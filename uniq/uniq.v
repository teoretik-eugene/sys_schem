==> flow/design.v <==
module uniq (
    input reg clk_in,
    input reg [7:0] data_in,
    output wire [7:0] data_out_1,
    output wire [7:0] data_out_2,
    output wire [7:0] data_out_3,
    output wire [7:0] data_out_4,
    output wire data_out_valid_1,
    output wire data_out_valid_2,
    output wire data_out_valid_3,
    output wire data_out_valid_4
);
reg [7:0] values[3:0];
reg [3:0] valid_count;
reg is_unique;
reg [3:0] not_unique;
reg [3:0] i;
assign data_out_1 = (valid_count > 1) ? values[0] : 8'h00;
assign data_out_2 = (valid_count > 2) ? values[1] : 8'h00;
assign data_out_3 = (valid_count > 3) ? values[2] : 8'h00;
assign data_out_4 = (valid_count > 4) ? values[3] : 8'h00;
assign data_out_valid_1 = (valid_count > 1);
assign data_out_valid_2 = (valid_count > 2);
assign data_out_valid_3 = (valid_count > 3);
assign data_out_valid_4 = (valid_count > 4);
initial begin
  valid_count = 0;
end
always @(posedge clk_in) begin
    is_unique = 1;
    for (i = 0; i < 4; i = i + 1) begin
        if (values[i] == data_in) begin
            is_unique = 0;
            not_unique = i;
        end
    end
    if (is_unique) begin
        if (valid_count < 5) begin
            valid_count <= valid_count + 1;
        end
        for (i = 3; i > 0; i = i - 1) begin
            values[i] <= values[i-1];
        end
        values[0] <= data_in;
    end
    if(!is_unique) begin
      for (i = 3; i > 0; i = i - 1) begin
          if(i <= not_unique) begin
            values[i] <= values[i-1];
          end
      end
      values[0] <= data_in;
    end
end
endmodule
### From RTL to reports: uniq

The steps from the RTL of uniq to its reports follow in flow order.
Line numbers count from 1 in the design file above.
Library cell names are shortened.
A cell with n/a has no value.

| inputs | value |
|---|---|
| design top | uniq |
| clock input | clk_in |
| cell library | sky130hd |
| corner | tt_025C_1v80 |

### After elaboration

Source: Yosys, flattened and elaborated. Widths are those after wreduce. Registers that Yosys merges into a memory's read port (data or address) are not register bits. Print and check cells do not count. Equal cells are merged and count once.

| storage and ports | value |
|---|---|
| bits of input ports | 9 |
| memory bits (writable) | 0 |
| bits in latches | 0 |
| bits in read-only memories | 0 |
| elaborated cells | 41 |
| bits in registers | 40 |
| memory cells | 0 |
| word width x clocked read ports | 0 |

| cells by class | value |
|---|---|
| mux-type cells | 21 |
| reductions and logical operators | 1 |
| shifts and indexed selects | 0 |
| bitwise operators | 0 |
| $lt $le $gt $ge | 8 |
| multipliers | 0 |
| equal/unequal tests | 4 |
| $add $sub $neg | 1 |
| div/mod/pow operators | 0 |

Operators by type and width:

| kind | count |
|---|---|
| 8-bit 2-to-1 mux | 13 |
| 8-bit equality test | 4 |
| 4-bit 2-to-1 mux | 4 |
| 2-bit by 4-bit less-or-equal comparator with 1-bit output (first input constant) | 2 |
| 4-bit by 2-bit > comparator with 1-bit output (second input constant) | 2 |
| 1-bit by 4-bit less-or-equal comparator with 1-bit output (first input constant) | 1 |
| 4-bit by 1-bit adder with 4-bit output (second input constant) | 1 |
| 4-bit by 1-bit > comparator with 1-bit output (second input constant) | 1 |
| 4-bit by 3-bit > comparator with 1-bit output (second input constant) | 1 |
| 4-bit by 3-bit less-than comparator with 1-bit output (second input constant) | 1 |
| 1-bit 2-to-1 mux | 4 |
| 2-bit AND reduction | 1 |

### Depth

Yosys ltp: most cells in a row. Word level: on the elaborated netlist, between registers, memories and ports. Mapped: between sequential cells and ports; inverters and the memories' decode and read muxes count.

| logic depth | value |
|---|---|
| depth in word-level cells | 8 |
| ABC_AREA | 0 |
| gate-level depth with buffers | 5 |

### Netlist

The flow's flattened synthesis, as Yosys stat reports it; memories are mapped. The netlist is that of the ABC_AREA named above (0 if unset); the other value can give another one.

Cells by type:

| cell type | count |
|---|---|
| dfxtp_1 | 32 |
| mux2_2 | 24 |
| xor2_1 | 25 |
| nor2b_1 | 24 |
| edfxtp_1 | 4 |
| xnor2_1 | 9 |
| and2_1 | 9 |
| ha_1 | 4 |
| nor4_1 | 4 |
| nor4_2 | 2 |
| nor4b_4 | 1 |
| inv_1 | 6 |
| a211oi_4 | 1 |
| nor2_1 | 4 |
| a31oi_2 | 1 |
| nand4_1 | 2 |
| nand3_1 | 2 |
| a2111oi_0 | 1 |

Other cell types: 5; their cells: 6.

| synthesis totals | value |
|---|---|
| flip-flop cells | 36 |
| mapped cells | 161 |
| sequential part of the area | 760.7 sq um |
| buffers | 0 |
| cell area after synthesis | 1793.0 sq um |

### Path before layout

Path of least setup slack by OpenSTA after synthesis, without wires, with an ideal clock, recovery checks aside; 20% of the period is set as input and as output delay. Where synthesis merged equal registers, the netlist keeps one of their names.

| timing post-synthesis | value |
|---|---|
| kind | in2reg |
| start | in data_in[1] |
| end | reg valid_count[0] |
| driving pins on the path | 5 |
| path delay | 1.660 ns |
| path buffers | 0 |
| data arrival time | 1.674 ns |
| slack | -0.045 ns |
| clock period | 2.02 ns |
| setup time | 0.390 ns |
| time at the first pin | 0.404 ns |
| period reached after synthesis | 2.065 ns |

"path delay" = arrival - input delay + setup time.
"driving pins on the path" counts driving pins, that of a launching flip-flop among them; a cell with two outputs on the path counts twice.
"period reached after synthesis" is the clock period less the worst setup slack; recovery checks do not enter. This is arithmetic on one report: input and output delays are still those of the set period (20% each).
Between the ends stands the longest chain of elaborated cells between them, by number of cells; it is not shown to be the way that was timed. Of several equally long chains one is given.
Each line given opens the expression or statement behind the cell; cells for indexed reads and writes are added by Yosys, which also makes memories of some case tables.

| on the way, post-synthesis | value |
|---|---|
| cells stage by stage | xor2_1 -> nor4_2 -> nand2_2 -> nand3_1 -> a2111oi_0 |
| length of the longest elaborated chain | 6 |
| elaborated cells between the ends (all ways) | 9 |
| those cells by class | 4 x eq/ne; 4 x mux; 1 x reduce/logical |

RTL lines, path post-synthesis:

| item | line | text |
|---|---|---|
| start: declaration | 3 | `input reg [7:0] data_in,` |
| 8-bit equality test | 32 | `if (values[i] == data_in) begin` |
| 1-bit 2-to-1 mux x4 | 32 |  |
| 2-bit AND reduction | n/a |  |
| end: assignment | 39 | `valid_count <= valid_count + 1;` |
| end: declaration | 14 | `reg [3:0] valid_count;` |

### Timing after layout

Path of least setup slack in the final report of flow run 1 (OpenROAD, finished layout, wires in). Where an end is a register, its clock arrival counts in the times.

| timing post-layout | value |
|---|---|
| kind | reg2reg |
| start | reg values[1][7] |
| end | reg values[2][7] |
| setup time | 0.11 ns |
| clock period | 1.77 ns |
| slack | -0.29 ns |
| time at the first pin | 0.30 ns |
| data arrival time | 2.24 ns |
| driving pins on the path | 7 |
| path buffers | 1 |

Between the ends stands the longest chain of elaborated cells between them, by number of cells; it is not shown to be the way that was timed. Of several equally long chains one is given.

| on the way, post-layout | value |
|---|---|
| cells stage by stage | dfxtp_2 -> xor2_4 -> nor4_4 -> nand2_2 -> a211oi_4 -> buf_6 -> mux2_4 |
| length of the longest elaborated chain | 7 |
| elaborated cells between the ends (all ways) | 11 |
| those cells by class | 1 x compare; 1 x eq/ne; 9 x mux |

RTL lines, path post-layout:

| item | line | text |
|---|---|---|
| start: declaration | 13 | `reg [7:0] values[3:0];` |
| start: assignment | 42 | `values[i] <= values[i-1];` |
| start: assignment | 49 | `values[i] <= values[i-1];` |
| 8-bit equality test | 32 | `if (values[i] == data_in) begin` |
| 4-bit 2-to-1 mux x3 | 32 |  |
| 2-bit by 4-bit less-or-equal comparator with 1-bit output | 48 | `if(i <= not_unique) begin` |
| 8-bit 2-to-1 mux | 48 |  |
| 8-bit 2-to-1 mux | 46 | `if(!is_unique) begin` |
| end: assignment | 42 |  |
| end: assignment | 49 |  |
| end: declaration | 13 |  |

Settings and measured results of 2 stored flow runs for module uniq (sky130hd), not sorted in any way. The constraints put input and output delay at 20% of the set period each and load the outputs with 0.01 pF.
By "clock period reached" is meant the clock period of the run minus its worst setup slack. This is arithmetic on one report: input and output delays are still those of the set period (20% each).
"time on the worst setup path" = time allowed to the worst setup path (clock period - input delay - output delay, where it has them) - its slack; a late launch clock adds to it, a late capture clock takes from it.
"total power of the final layout" is the tool's figure for a default switching activity; nothing was simulated.

#### Flow run 1

| setting | value |
|---|---|
| period_ns | `1.77` |
| CORE_UTILIZATION | `38` |
| SETUP_SLACK_MARGIN | `-0.06` |
| PLACE_DENSITY | `0.86` |
| HOLD_SLACK_MARGIN | `0.28` |
| CELL_PAD_IN_SITES_DETAIL_PLACEMENT | `1` |
| TNS_END_PERCENT | `25` |
| GPL_ROUTABILITY_DRIVEN | `0` |
| CAP_MARGIN | `0` |
| MIN_ROUTING_LAYER | `met1` |
| CORE_MARGIN | `2` |
| SLEW_MARGIN | `20` |

| result | value |
|---|---|
| standard-cell area after layout | 3149.3 sq um |
| total power of the final layout | 3.811 mW |
| worst hold slack | 0.319 ns |
| worst setup slack after layout | -0.288 ns |
| total die area | 5283.8 sq um |
| Yosys chip area after synthesis | 1793.0 sq um |
| post-route utilization | 70.9% |
| time on the worst setup path | 2.06 ns |
| class of the worst setup path | reg2reg |
| clock period reached | 2.058 ns |

#### Flow run 2

| setting | value |
|---|---|
| period_ns | `1.89` |
| CORE_UTILIZATION | `43` |
| PLACE_DENSITY_LB_ADDON | `0.01` |
| CELL_PAD_IN_SITES_DETAIL_PLACEMENT | `1` |
| GPL_TIMING_DRIVEN | `0` |
| CTS_CLUSTER_SIZE | `74` |
| MIN_ROUTING_LAYER | `met2` |
| CAP_MARGIN | `20` |
| CORE_MARGIN | `2` |
| SLEW_MARGIN | `20` |

Incomplete, routing halted on DPL-0033.
